==> flow/design.v <==
`timescale 1ns/1ps
module TCM4671 (
    input clk,
    input reset,
    input transmit,
    input [6:0] address,
    input writeNOTread,
    input [31:0] data_in,
    output reg [31:0] data_out,
    output SCK,
    output MOSI,
    input MISO,
    output nSCS,
    output reg busy
  );
  parameter CLOCK_FREQ_HZ = 50_000_000;
  parameter SPI_FREQ_HZ = 8_000_000;
  reg slow_clk;
  reg [7:0] clk_counter;
  localparam  IDLE = 0, DELAY = 1, TRANSMIT = 2, DELAY_DONE = 3;
  reg [1:0] transmit_state;
  assign SCK = slow_clk;
  assign nSCS = !(transmit_state==TRANSMIT || transmit_state==DELAY);
  always @(posedge clk or posedge reset) begin: SPI_CLOCK_GENERATION
    if (reset) begin
      slow_clk <= 1;
      clk_counter <= CLOCK_FREQ_HZ/SPI_FREQ_HZ/2-1;
    end else begin
      if(transmit_state==TRANSMIT)begin
        clk_counter <= clk_counter-1;
        if(clk_counter==0)begin
          clk_counter <= CLOCK_FREQ_HZ/SPI_FREQ_HZ/2-1;
          slow_clk <= !slow_clk;
        end
      end else if(transmit_state==IDLE || transmit_state==DELAY_DONE)begin
        slow_clk = 1;
      end
    end
  end
  wire [39:0] datagram;
  reg [5:0] bit_counter;
  assign datagram[39] = writeNOTread;
  assign datagram[38:32] = address;
  assign datagram[31:0] = data_in;
  assign MOSI = datagram[bit_counter];
  always @ ( posedge clk or posedge reset ) begin
    reg slow_clk_prev;
    reg [7:0] delay_counter;
    reg initial_negative_edge;
    reg [5:0] delay_done_counter;
    if (reset) begin
      data_out <= 0;
      slow_clk_prev <= 0;
      transmit_state <= 0;
      delay_counter <= 0;
      bit_counter <= 39;
    end else begin
      case (transmit_state)
        IDLE: begin
          busy <= 0;
          if(transmit) begin
            transmit_state <= TRANSMIT;
            bit_counter <= 39;
            initial_negative_edge <= 1;
            busy <= 1;
          end
        end
        TRANSMIT: begin
          slow_clk_prev <= slow_clk;
          if(!slow_clk && slow_clk_prev)begin  
            if(bit_counter==32 && !writeNOTread)begin  
              transmit_state <= DELAY;
              delay_counter <= CLOCK_FREQ_HZ/2_000_000;  
            end
            if(bit_counter<=31 && bit_counter>=0)begin  
              data_out[bit_counter] <= MISO;
            end
            if(bit_counter==0)begin  
              transmit_state <= DELAY_DONE;
              delay_done_counter <= 10;
            end else begin
              if(initial_negative_edge)begin
                initial_negative_edge <= 0;
              end else begin
                bit_counter <= bit_counter - 1;
              end
            end
          end
        end
        DELAY: begin
          delay_counter<=delay_counter-1;
          if(delay_counter==0)begin
            transmit_state <= TRANSMIT;
          end
        end
        DELAY_DONE: begin
          delay_done_counter<=delay_done_counter-1;
          if(delay_done_counter==0)begin
            transmit_state <= IDLE;
          end
        end
      endcase
    end
  end
endmodule  
module TCM4671_avalon (
    input clk,
    input reset,
    input [6:0] address,
    input write,
    input unsigned [31:0] writedata,
    input read,
    output unsigned [31:0] readdata,
    output waitrequest,
    output nSCS,
    output nSDR,
    output SCK,
    output MOSI,
    input MISO
  );
  parameter CLOCK_FREQ_HZ = 50_000_000;
  parameter SPI_FREQ_HZ = 8_000_000;
  reg waitFlag;
  assign waitrequest = (waitFlag && (read||write));
  reg [6:0] addr;
  reg [31:0] data_in;
  wire [31:0] data_out;
  reg transmit, writeNOTread;
  assign readdata = data_out;
  wire busy;
  wire n_ss;
  reg tmc4671_select;
  assign nSCS = tmc4671_select?n_ss:1'hZ;
  assign nSDR = tmc4671_select?1'hZ:n_ss;
  TCM4671 #(CLOCK_FREQ_HZ,SPI_FREQ_HZ)tcm4671(
    clk,reset,transmit,addr,writeNOTread,data_in,data_out,SCK,MOSI,MISO,n_ss,busy
    );
  always @ ( posedge clk, posedge reset ) begin: AVALON_INTERFACE
    reg read_prev, write_prev, busy_prev;
    integer timeout_counter;
    if(reset)begin
      waitFlag <= 1;
      transmit <= 0;
      addr <= 0;
      data_in <= 0;
      writeNOTread <= 0;
      tmc4671_select <= 0;
      timeout_counter <= CLOCK_FREQ_HZ/20_000;  
    end else begin
      transmit <= 0;
      waitFlag <= 1;
      read_prev <= read;
      write_prev <= write;
      busy_prev <= busy;
      if(read)begin
        writeNOTread <= 0;
        addr <= address;
        if(!read_prev) begin  
          transmit <= 1;
        end else if(busy_prev && !busy)begin  
          waitFlag <= 0;
        end
        data_in <= 0;
      end else if(write)begin
        if(address==7'h7F)begin  
          tmc4671_select <= writedata[0];
          waitFlag <= 0;
        end else begin
          writeNOTread <= 1;
          addr <= address;
          if(!write_prev) begin  
            transmit <= 1;
          end else if(busy_prev && !busy)begin  
            waitFlag <= 0;
          end
          data_in <= writedata;
        end
      end else begin
        timeout_counter <= CLOCK_FREQ_HZ/20_000;  
      end
      if(read||write)begin
        timeout_counter <= timeout_counter-1;
        if(timeout_counter==0)begin  
          waitFlag <= 0;
          timeout_counter <= CLOCK_FREQ_HZ/20_000;  
        end
      end
    end
  end
endmodule  
# From RTL to reports: TCM4671_avalon
# What the tools print for TCM4671_avalon, step after step.
# Line numbers count from 1 in the design file above.
# Operators carry their Yosys type and port widths (W data, S select, Z words).
setup:
  design: "TCM4671_avalon"
  clock_port: "clk"
  library: "sky130hd"
  pvt_corner: "tt_025C_1v80"

# Elaborated design
# Yosys after proc, flatten, opt, wreduce and memory -nomap, before mapping. Memory bits, and registers merged into a memory's read port (data or address), are not among the register bits. Print and check cells are not counted. Equal cells are merged and count once.
bits:
  reg_bits: 144
  mem_bits_rw: 0
  out_inout_bits: 37
  rom_bits: 0
  in_bits: 44
  clocked_rd_ports_x_width: 0
  mem_count: 0
  latch_bits: 0
op_classes:
  muxes: 58
  bitwise: 6
  addsub: 6
  n_shift: 3
  reduce_and_logical: 36
  div: 0
  equal: 19
  n_cmp: 2
  multipliers: 0
op_table:
  columns: ["op", "n"]
  rows:
  - ["$mux W32", 10]
  - ["$shiftx A40 B6 Y1", 1]
  - ["$mux W6", 6]
  - ["$shift A1 B7 Y32", 1]
  - ["$shift A1 B7 Y32 const A", 1]
  - ["$sub A32 B2 Y32 const B", 1]
  - ["$and A32 B32 Y32", 1]
  - ["$or A32 B32 Y32", 1]
  - ["$not A32 Y32", 1]
  - ["$logic_not A32 Y1", 1]
  - ["$mux W1", 25]
  - ["$pmux W6 S2", 2]
  - ["$mux W8", 3]
  - ["$ne A2 B2 Y1 const B", 11]
  - ["$mux W7", 3]
  - ["$sub A8 B1 Y8 const B", 2]
  - ["$logic_not A8 Y1", 2]
  - ["$pmux W8 S2", 1]
  - ["$sub A6 B1 Y6 const B", 2]
  - ["$logic_not A6 Y1", 2]
  - ["$mux W2", 6]
  - ["$reduce_bool A2 Y1", 5]
  - ["$reduce_and A5 Y1", 2]
  - ["$reduce_and A3 Y1", 3]
  - ["$reduce_and A2 Y1", 4]
  - ["$pmux W2 S4", 1]
  - ["$neg A6 Y7", 1]
  - ["$eq A7 B7 Y1 const B", 1]
# Other operator kinds: 17; their cells: 30.

# Depth
# Yosys ltp: most cells in a row. Word level: on the elaborated netlist, between registers, memories and ports. Mapped: between sequential cells and ports; inverters and the memories' decode and read muxes count.
logic_depth:
  depth_word: 9
  ABC_AREA: 0
  mapped_depth: 11

# Netlist
# Source: synth_stat.txt of the flow (Yosys; design flattened, memories mapped). It holds for the ABC_AREA given above (unset counts as 0); a run with the other value may have another netlist.
# The area totals of this step are shown rounded.
by_type:
  columns: ["cell", "n", "area_total_um2"]
  rows:
  - ["sky130_fd_sc_hd__dfrtp_1", 121, 3.03E+03]
  - ["sky130_fd_sc_hd__nand2_1", 102, 382.867]
  - ["sky130_fd_sc_hd__dfstp_2", 13, 341.578]
  - ["sky130_fd_sc_hd__edfxtp_1", 11, 330.317]
  - ["sky130_fd_sc_hd__a21oi_1", 47, 235.226]
  - ["sky130_fd_sc_hd__nor2_1", 61, 228.97]
  - ["sky130_fd_sc_hd__o21ai_0", 40, 200.192]
  - ["sky130_fd_sc_hd__mux2_2", 17, 191.434]
  - ["sky130_fd_sc_hd__mux4_2", 8, 180.173]
  - ["sky130_fd_sc_hd__xnor2_1", 19, 166.41]
  - ["sky130_fd_sc_hd__xor2_1", 17, 148.893]
  - ["sky130_fd_sc_hd__nand3_1", 29, 145.139]
  - ["sky130_fd_sc_hd__ha_1", 10, 125.12]
  - ["sky130_fd_sc_hd__o2bb2ai_1", 13, 113.859]
  - ["sky130_fd_sc_hd__mux2i_1", 11, 110.106]
  - ["sky130_fd_sc_hd__or3_1", 14, 87.584]
  - ["sky130_fd_sc_hd__nor4_4", 4, 85.082]
  - ["sky130_fd_sc_hd__nand4_1", 13, 81.328]
# Not listed: further types 48, cells in them 167.
synth_totals:
  mapped_area_um2: 7300
  mapped_cells: 717
  ff_cells: 145
# By module: a second synthesis without flattening, with its own total; a netlist apart from the flattened one above.
unflattened:
  hier_cells: 734
  hier_area_um2: 7400
# Rows give one instance, submodules left out.
modules:
  columns: ["module", "cells", "seq_area_um2", "n_inst", "area_um2"]
  rows:
  - ["TCM4671", 384, 1800, 1, 3900]
  - ["TCM4671_avalon", 350, 1900, 1, 3500]

# Timing after synthesis
# OpenSTA on the mapped netlist: ideal clock, no wires. The path of least setup slack (recovery checks aside). Input and output delay are each 20% of the period. Register names are those of the netlist, which keeps one name where synthesis merged equal registers.
synth_path:
  kind: "in2reg"
  startpoint: "input reset"
  endpoint: "register AVALON_INTERFACE.busy_prev"
  launch_ns: 1.332
  required_ns: 6.163
  path_delay_ns: 3.295
  clock_period_ns: 6.66
  slack_ns: 2.033
  driving_pins: 1
  n_path_buf: 0
  setup_time_ns: 0.497
  in_delay_ns: 1.332
  arrival_ns: 4.130
  period_less_setup_slack_ns: 4.627
# "path_delay_ns" = arrival - input delay + setup time.
# "driving_pins" counts driving pins, that of a launching flip-flop among them; a cell with two outputs on the path counts twice.
# "period_less_setup_slack_ns" = period - worst setup slack (recovery checks aside). The figure is calculated, with input and output delays left at 20% of the set period.
synth_via:
  path_cell_list: "sky130_fd_sc_hd__inv_1"
  elab_chain_cells: 0
synth_lines:
  columns: ["item", "line", "rtl"]
  rows:
  - ["start, declared", 108, "input reset,"]
  - ["end, assigned", 154, "busy_prev <= busy;"]
  - ["end, declared", 139, "reg read_prev, write_prev, busy_prev;"]

# Path in the finished layout
# Path of least setup slack in the final report of record 1 (OpenROAD, finished layout, wires in). Where an end is a register, its clock arrival counts in the times.
layout_path:
  kind: "reg2out"
  startpoint: "register tcm4671.bit_counter[0]"
  endpoint: "output MOSI"
  output_delay_ns: 1.38
  clock_period_ns: 6.91
  driving_pins: 7
  slack_ns: 2.30
  launch_ns: 0.42
  n_path_buf: 1
  required_ns: 5.53
  arrival_ns: 3.23
# The rows between start and end are the longest chain of elaborated cells between them; the timing report does not say that the signal goes this way. Where chains are equally long, one stands for them.
# Each line given opens the expression or statement behind the cell; cells for indexed reads and writes are added by Yosys, which also makes memories of some case tables.
# At most two assigning lines are given for a register; there are more.
layout_via:
  path_cell_list: "sky130_fd_sc_hd__dfstp_2 > sky130_fd_sc_hd__mux4_2 > sky130_fd_sc_hd__mux2_2 > sky130_fd_sc_hd__o21ai_0 > sky130_fd_sc_hd__a21oi_1 > sky130_fd_sc_hd__o31a_1 > sky130_fd_sc_hd__clkdlybuf4s50_1"
  elab_chain_cells: 1
layout_lines:
  columns: ["item", "line", "rtl"]
  rows:
  - ["start, declared", 41, "reg [5:0] bit_counter;"]
  - ["start, assigned", 56, "bit_counter <= 39;"]
  - ["start, assigned", 85, "bit_counter <= bit_counter - 1;"]
  - ["$shiftx A40 B6 Y1", 45, "assign MOSI = datagram[bit_counter];"]
  - ["end, declared", 118, "output MOSI,"]

# Stored flow runs of TCM4671_avalon (2 of them; Yosys, OpenROAD, sky130hd). They differ in their settings and are not a sequence. Constraints: input delay and output delay 20% of the set period each, output load 0.01 pF.
# "timing.achieved_period_ns": clock period set for the run, less the worst setup slack. It is reckoned from that one timing run; input and output delays stay at 20% of the period that was set.
# "totalPower_uw" rests on the timing tool's default activity at the inputs, not on a simulated workload.
# Measured values are rounded.
runs:
  - name: "record 1"
    settings:
      period_ns: 6.91
      CORE_UTILIZATION: 33
      SETUP_SLACK_MARGIN: 1.59
      PLACE_DENSITY: 0.85
      CORE_MARGIN: 3
      CELL_PAD_IN_SITES_GLOBAL_PLACEMENT: 1
      TNS_END_PERCENT: 55
      GPL_TIMING_DRIVEN: 1
      CAP_MARGIN: 5
      SLEW_MARGIN: 30
      MAX_ROUTING_LAYER: "met4"
    results:
      post_synth_area_um2: 7300
      design_die_area_um2: 24000
      final_cell_area_um2: 9000
      setup_worst_slack_ns: 2.3
      fin_hold_ws_ns: 0.45
      totalPower_uw: 2000
      timing.achieved_period_ns: 4.608
  - name: "record 2"
    settings:
      period_ns: 3.93
      CORE_UTILIZATION: 20
      PLACE_DENSITY_LB_ADDON: 0.22
      CELL_PAD_IN_SITES_DETAIL_PLACEMENT: 1
      GPL_TIMING_DRIVEN: 1
      MIN_ROUTING_LAYER: "met2"
      CAP_MARGIN: 20
      CORE_MARGIN: 2
      SLEW_MARGIN: 20
    results:
      post_synth_area_um2: 7300
      design_die_area_um2: 38000
      final_cell_area_um2: 9200
      setup_worst_slack_ns: 0.17
      fin_hold_ws_ns: 0.45
      totalPower_uw: 3600
      timing.achieved_period_ns: 3.757
